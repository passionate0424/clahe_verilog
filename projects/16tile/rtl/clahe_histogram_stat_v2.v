==> flow/design.v <==
`timescale 1ns / 1ps
module clahe_histogram_stat_v2 (
        input  wire        pclk,
        input  wire        rst_n,
        input  wire [7:0]  in_y,            
        input  wire        in_href,         
        input  wire        in_vsync,        
        input  wire [3:0]  tile_idx,        
        input  wire        ping_pong_flag,
        output wire        clear_start,
        input  wire        clear_done,
        output wire [3:0]  ram_rd_tile_idx,
        output wire [3:0]  ram_wr_tile_idx,
        output wire [7:0]  ram_wr_addr_a,
        output wire [15:0] ram_wr_data_a,
        output wire        ram_wr_en_a,
        output wire [7:0]  ram_rd_addr_b,
        input  wire [15:0] ram_rd_data_b,
        output wire        frame_hist_done
    );
    reg        vsync_d1, vsync_d2;
    wire       vsync_negedge;
    always @(posedge pclk or negedge rst_n) begin
        if (!rst_n) begin
            vsync_d1 <= 1'b0;
            vsync_d2 <= 1'b0;
        end
        else begin
            vsync_d1 <= in_vsync;
            vsync_d2 <= vsync_d1;
        end
    end
    assign vsync_negedge = !vsync_d1 && vsync_d2;
    assign clear_start = vsync_negedge;
    localparam TOTAL_PIXELS = 921600;
    reg [19:0] pixel_counter;
    reg        hist_done_flag;
    always @(posedge pclk or negedge rst_n) begin
        if (!rst_n) begin
            pixel_counter <= 20'd0;
            hist_done_flag <= 1'b0;
        end
        else if (vsync_negedge) begin
            pixel_counter <= 20'd0;
            hist_done_flag <= 1'b0;
        end
        else begin
            if (in_href && in_vsync && clear_done) begin
                if (pixel_counter + 20'd1 == TOTAL_PIXELS) begin
                    hist_done_flag <= 1'b1;
                end
                else begin
                    hist_done_flag <= 1'b0;
                end
                pixel_counter <= pixel_counter + 20'd1;
            end
            else begin
                hist_done_flag <= 1'b0;
            end
        end
    end
    assign frame_hist_done = hist_done_flag;
    reg [7:0]  pixel_s1;
    reg [3:0]  tile_s1;
    reg        valid_s1;
    reg        same_as_prev;    
    always @(posedge pclk or negedge rst_n) begin
        if (!rst_n) begin
            pixel_s1 <= 8'd0;
            tile_s1 <= 4'd0;
            valid_s1 <= 1'b0;
            same_as_prev <= 1'b0;
        end
        else begin
            if ((in_href && in_vsync && clear_done) && valid_s1 &&
                    (in_y == pixel_s1) &&
                    (tile_idx == tile_s1)) begin
                same_as_prev <= 1'b1;
            end
            else begin
                same_as_prev <= 1'b0;
            end
            pixel_s1 <= in_y;
            tile_s1 <= tile_idx;
            valid_s1 <= in_href && in_vsync && clear_done;
        end
    end
    reg [7:0]  pixel_s2;
    reg [3:0]  tile_s2;
    reg        valid_s2;
    reg        same_s2;
    reg [1:0]  increment_s2;   
    reg [7:0]  pixel_s3;
    reg [3:0]  tile_s3;
    reg        valid_s3;
    reg [15:0] ram_data_s3;
    reg [15:0] ram_wr_data_s3;
    reg        bypass_valid;
    reg [15:0] bypass_data;
    wire conflict = (pixel_s1 == pixel_s3) &&
         (tile_s1 == tile_s3) &&
         valid_s3;
    always @(posedge pclk or negedge rst_n) begin
        if (!rst_n) begin
            bypass_valid <= 1'b0;
            bypass_data <= 16'd0;
        end
        else begin
            if (conflict) begin
                bypass_valid <= 1'b1;
                bypass_data <= ram_wr_data_s3;   
            end
            else begin
                bypass_valid <= 1'b0;
            end
        end
    end
    wire [15:0] selected_data = bypass_valid ? bypass_data : ram_rd_data_b;
    always @(posedge pclk or negedge rst_n) begin
        if (!rst_n) begin
            pixel_s2 <= 8'd0;
            tile_s2 <= 4'd0;
            valid_s2 <= 1'b0;
            same_s2 <= 1'b0;
            increment_s2 <= 2'd1;
        end
        else begin
            pixel_s2 <= pixel_s1;
            tile_s2 <= tile_s1;
            valid_s2 <= valid_s1;
            same_s2 <= same_as_prev;
            if (same_as_prev) begin
                increment_s2 <= 2'd2;
            end
            else begin
                increment_s2 <= 2'd1;
            end
        end
    end
    always @(posedge pclk or negedge rst_n) begin
        if (!rst_n) begin
            pixel_s3 <= 8'd0;
            tile_s3 <= 4'd0;
            valid_s3 <= 1'b0;
            ram_data_s3 <= 16'd0;
            ram_wr_data_s3 <= 16'd0;
        end
        else begin
            pixel_s3 <= pixel_s2;
            tile_s3 <= tile_s2;
            valid_s3 <= valid_s2;
            ram_data_s3 <= selected_data;
            ram_wr_data_s3 <= selected_data + increment_s2;
        end
    end
    assign ram_rd_tile_idx = tile_s1;
    assign ram_rd_addr_b = pixel_s1;
    assign ram_wr_tile_idx = tile_s3;
    assign ram_wr_addr_a = pixel_s3;
    assign ram_wr_data_a = ram_wr_data_s3;
    assign ram_wr_en_a = valid_s3 && clear_done;
endmodule
Tool chain data of clahe_histogram_stat_v2
The steps from the RTL of clahe_histogram_stat_v2 to its reports follow in flow order. Lines are those of the file above, counted from 1. Operators: Yosys type, input widths -> output width; for muxes data width and select width s. Library cell names are shortened. A cell with - has no value.

Top: clahe_histogram_stat_v2. Clock port: pclk. Cell library: sky130hd. Timing corner: tt_025C_1v80.

After elaboration
Source: Yosys, flattened and elaborated, memories not mapped. Widths are those after wreduce. Registers that Yosys merges into a memory's read port (data or address) are not register bits. Print and check cells do not count.

Register bits: 98. Under bits in latches stands 0. Under bits in writable memories stands 0. Under bits in read-only memories stands 0. Clocked read ports x word width: 0. The figure for memories is 0. The figure for bits of input ports is 34. Under output and inout bits stands 43. The figure for cells after elaboration is 46.

For $add $sub $neg the number is 3. The entry for multiply operators reads 0. For divide/modulo/power cells the number is 0. The figure for order comparisons is 0. For equality and inequality tests the number is 5. For shift operators the number is 0. Muxes and demuxes: 9. For bitwise operators the number is 0. The entry for reduce/logical cells reads 11.

Operators by type and width (number): $mux 20 (2); $add 20x1->21 const B (1); $eq 21x20->1 const B (1); $add 20x1->20 const B (1); $add 16x2->16 (1); $eq 8x8->1 (2); $mux 16 (1); $logic_and 1x1->1 (9); $eq 4x4->1 (2); $mux 1 (5); $reduce_bool 2->1 (1); $mux 2 (1); $logic_not 1->1 (1).

Depth
Longest topological path by Yosys (ltp), each cell counted once; first at word level (registers and memories cut), then after technology mapping (sequential cells cut; the memories' decode and read muxes count).

The figure for depth in word-level cells is 6. The entry for ABC_AREA reads 0. The entry for mapped depth reads 12. Under gate-level depth less buffers stands 9.

Synthesis result
The flow's flattened synthesis, as Yosys stat reports it; memories are mapped. The netlist is that of the ABC_AREA named above (0 if unset); the other value can give another one.

The entry for mapped cells reads 364. The figure for chip area (Yosys) is 4281.6 µm². Sequential part of the area: 2453.6 µm². The entry for mapped flip-flops reads 98. For buffers the number is 14.

Cells by type: dfrtp_1 (number 97, total area 2.43E+03 µm²); xnor2_1 (number 37, total area 324.061 µm²); mux2_2 (number 17, total area 191.434 µm²); xor2_1 (number 21, total area 183.926 µm²); mux2i_1 (number 16, total area 160.154 µm²); nor2_1 (number 27, total area 101.347 µm²); nand3_1 (number 19, total area 95.091 µm²); nand2_1 (number 24, total area 90.086 µm²); nand4_1 (number 13, total area 81.328 µm²); a21oi_1 (number 13, total area 65.062 µm²); ha_1 (number 3, total area 37.536 µm²); nor3_1 (number 7, total area 35.034 µm²); a32o_1 (number 3, total area 30.029 µm²); buf_2 (number 6, total area 30.029 µm²); dfstp_2 (number 1, total area 26.275 µm²); inv_1 (number 7, total area 26.275 µm²); nor2b_1 (number 4, total area 25.024 µm²); clkbuf_1 (number 6, total area 22.522 µm²).

Not listed: further types 28, cells in them 43.

Timing after synthesis
Source: OpenSTA report_checks on the synthesized netlist (no wires, ideal clock, input and output delay 20% of the period each), path of least setup slack; recovery checks are left aside. Register names are those of the netlist, which keeps one name where synthesis merged equal registers.

Kind: register -> register. From: register bypass_valid. To: register ram_wr_data_s3[8]. The entry for clock period reads 4650 ps. The entry for arrival time reads 2814 ps. The entry for required time reads 4507 ps. Under setup slack stands 1693 ps. The entry for delay of the path reads 2957 ps. Under stages on the path stands 13. For period reached after synthesis the number is 2957 ps.

"delay of the path" = arrival - input delay + setup time. "stages on the path": output pins that drive a net of the path, with the launching flip-flop's if there is one; two outputs of one cell count as two. "period reached after synthesis" is the clock period less the worst setup slack; recovery checks do not enter. This is arithmetic on one report: input and output delays are still those of the set period (20% each). Between the ends stands the longest chain of elaborated cells between them, by number of cells; it is not shown to be the way that was timed. Of several equally long chains one is given. Each line given opens the expression or statement behind the cell; cells for indexed reads and writes are added by Yosys, which also makes memories of some case tables. At most two assigning lines are given for a register; there are more.

Cell sequence: dfrtp_1 -> buf_2 -> buf_2 -> buf_1 -> mux2_2 -> ha_1 -> inv_1 -> fa_1 -> a21o_1 -> a211oi_1 -> nand2_1 -> xor2_1 -> mux2i_1. Under cells in the longest elaborated chain stands 2. The entry for elaborated cells on any way between the ends reads 2. Those cells by class: 1 x add/sub; 1 x mux.

RTL lines, path post-synthesis: start, declared (RTL line 98) `reg        bypass_valid;`; start, assigned (RTL line 105) `bypass_valid <= 1'b0;`; start, assigned (RTL line 110) `bypass_valid <= 1'b1;`; $mux 16 (RTL line 118) `wire [15:0] selected_data = bypass_valid ? bypass_data : ram_rd_data_b;`; $add 16x2->16 (RTL line 153) `ram_wr_data_s3 <= selected_data + increment_s2;`; end, assigned (RTL line 146) `ram_wr_data_s3 <= 16'd0;`; end, assigned (RTL line 153); end, declared (RTL line 97) `reg [15:0] ram_wr_data_s3;`.

Path in the finished layout
Path of least setup slack in the final report of flow run B (OpenROAD, finished layout, wires in). Where an end is a register, its clock arrival counts in the times. The report prints the path's times to 10 ps; the period is as set.

Kind: input -> register. From: input ram_rd_data_b[0]. To: register ram_wr_data_s3[8]. The entry for clock period reads 5250 ps. The entry for external input delay reads 1050 ps. The entry for arrival time reads 3540 ps. The entry for required time reads 5470 ps. Under setup slack stands 1930 ps. Under stages on the path stands 10.

Between the ends stands the longest chain of elaborated cells between them, by number of cells; it is not shown to be the way that was timed. Of several equally long chains one is given.

Cell sequence: clkdlybuf4s50_1 -> mux2_2 -> ha_1 -> inv_1 -> fa_1 -> a21o_1 -> a211oi_1 -> nand2_1 -> xor2_1 -> mux2i_1. Under cells in the longest elaborated chain stands 2. The entry for elaborated cells on any way between the ends reads 2. Those cells by class: 1 x add/sub; 1 x mux.

RTL lines, path post-layout: start, declared (RTL line 18) `input  wire [15:0] ram_rd_data_b,`; $mux 16 (RTL line 118) `wire [15:0] selected_data = bypass_valid ? bypass_data : ram_rd_data_b;`; $add 16x2->16 (RTL line 153) `ram_wr_data_s3 <= selected_data + increment_s2;`; end, assigned (RTL line 146) `ram_wr_data_s3 <= 16'd0;`; end, assigned (RTL line 153); end, declared (RTL line 97) `reg [15:0] ram_wr_data_s3;`.

Add stored flow runs of clahe_histogram_stat_v2

Below are 2 stored runs of the flow (Yosys, OpenROAD; platform sky130hd) on clahe_histogram_stat_v2, each with its settings and what was measured, unordered. Constraints: input delay and output delay 20% of the set period each, output load 0.01 pF. "period reached": clock period set for the run, less the worst setup slack. It is reckoned from that one timing run; input and output delays stay at 20% of the period that was set. By "critical path time" is meant the share of the clock period that the worst setup path is allowed (20% is reserved at inputs, 20% at outputs), minus its slack. Clock arrival times at its registers enter into it. "total power after layout" rests on the timing tool's default activity at the inputs, not on a simulated workload. "critical path time" is known to 10 ps.

Flow run A has these settings: period_ns 2.71; CORE_UTILIZATION 60; PLACE_DENSITY_LB_ADDON 0.16; CORE_ASPECT_RATIO 0.71; CELL_PAD_IN_SITES_GLOBAL_PLACEMENT 3; CELL_PAD_IN_SITES_DETAIL_PLACEMENT 2; ABC_AREA 1; CTS_CLUSTER_SIZE 54; MIN_ROUTING_LAYER met1; MAX_ROUTING_LAYER met4; CAP_MARGIN 20; CORE_MARGIN 2; SLEW_MARGIN 20. Outcome: incomplete, placement halted on FLW-0024.

Flow run B has these settings: period_ns 5.25; CORE_UTILIZATION 21; SETUP_SLACK_MARGIN 0.43; PLACE_DENSITY_LB_ADDON 0.02; CELL_PAD_IN_SITES_GLOBAL_PLACEMENT 0; CELL_PAD_IN_SITES_DETAIL_PLACEMENT 2; TNS_END_PERCENT 30; ABC_AREA 0; CAP_MARGIN 40; CORE_MARGIN 2; SLEW_MARGIN 20. The setup TNS is 0 ps. The measured synthesized cell area is 4,281.6 µm². The period reached comes to 3,316 ps. For the utilization the run shows 28.1 %. The measured total power after layout is 1,591 uW. The standard-cell area after layout stands at 5,651.7 µm². The lowest setup slack stands at 1,934 ps. The final worst hold slack stands at 349 ps. The critical path time comes to 2,270 ps. Type of the worst setup path: input -> register. The die size stands at 21,547.3 µm².
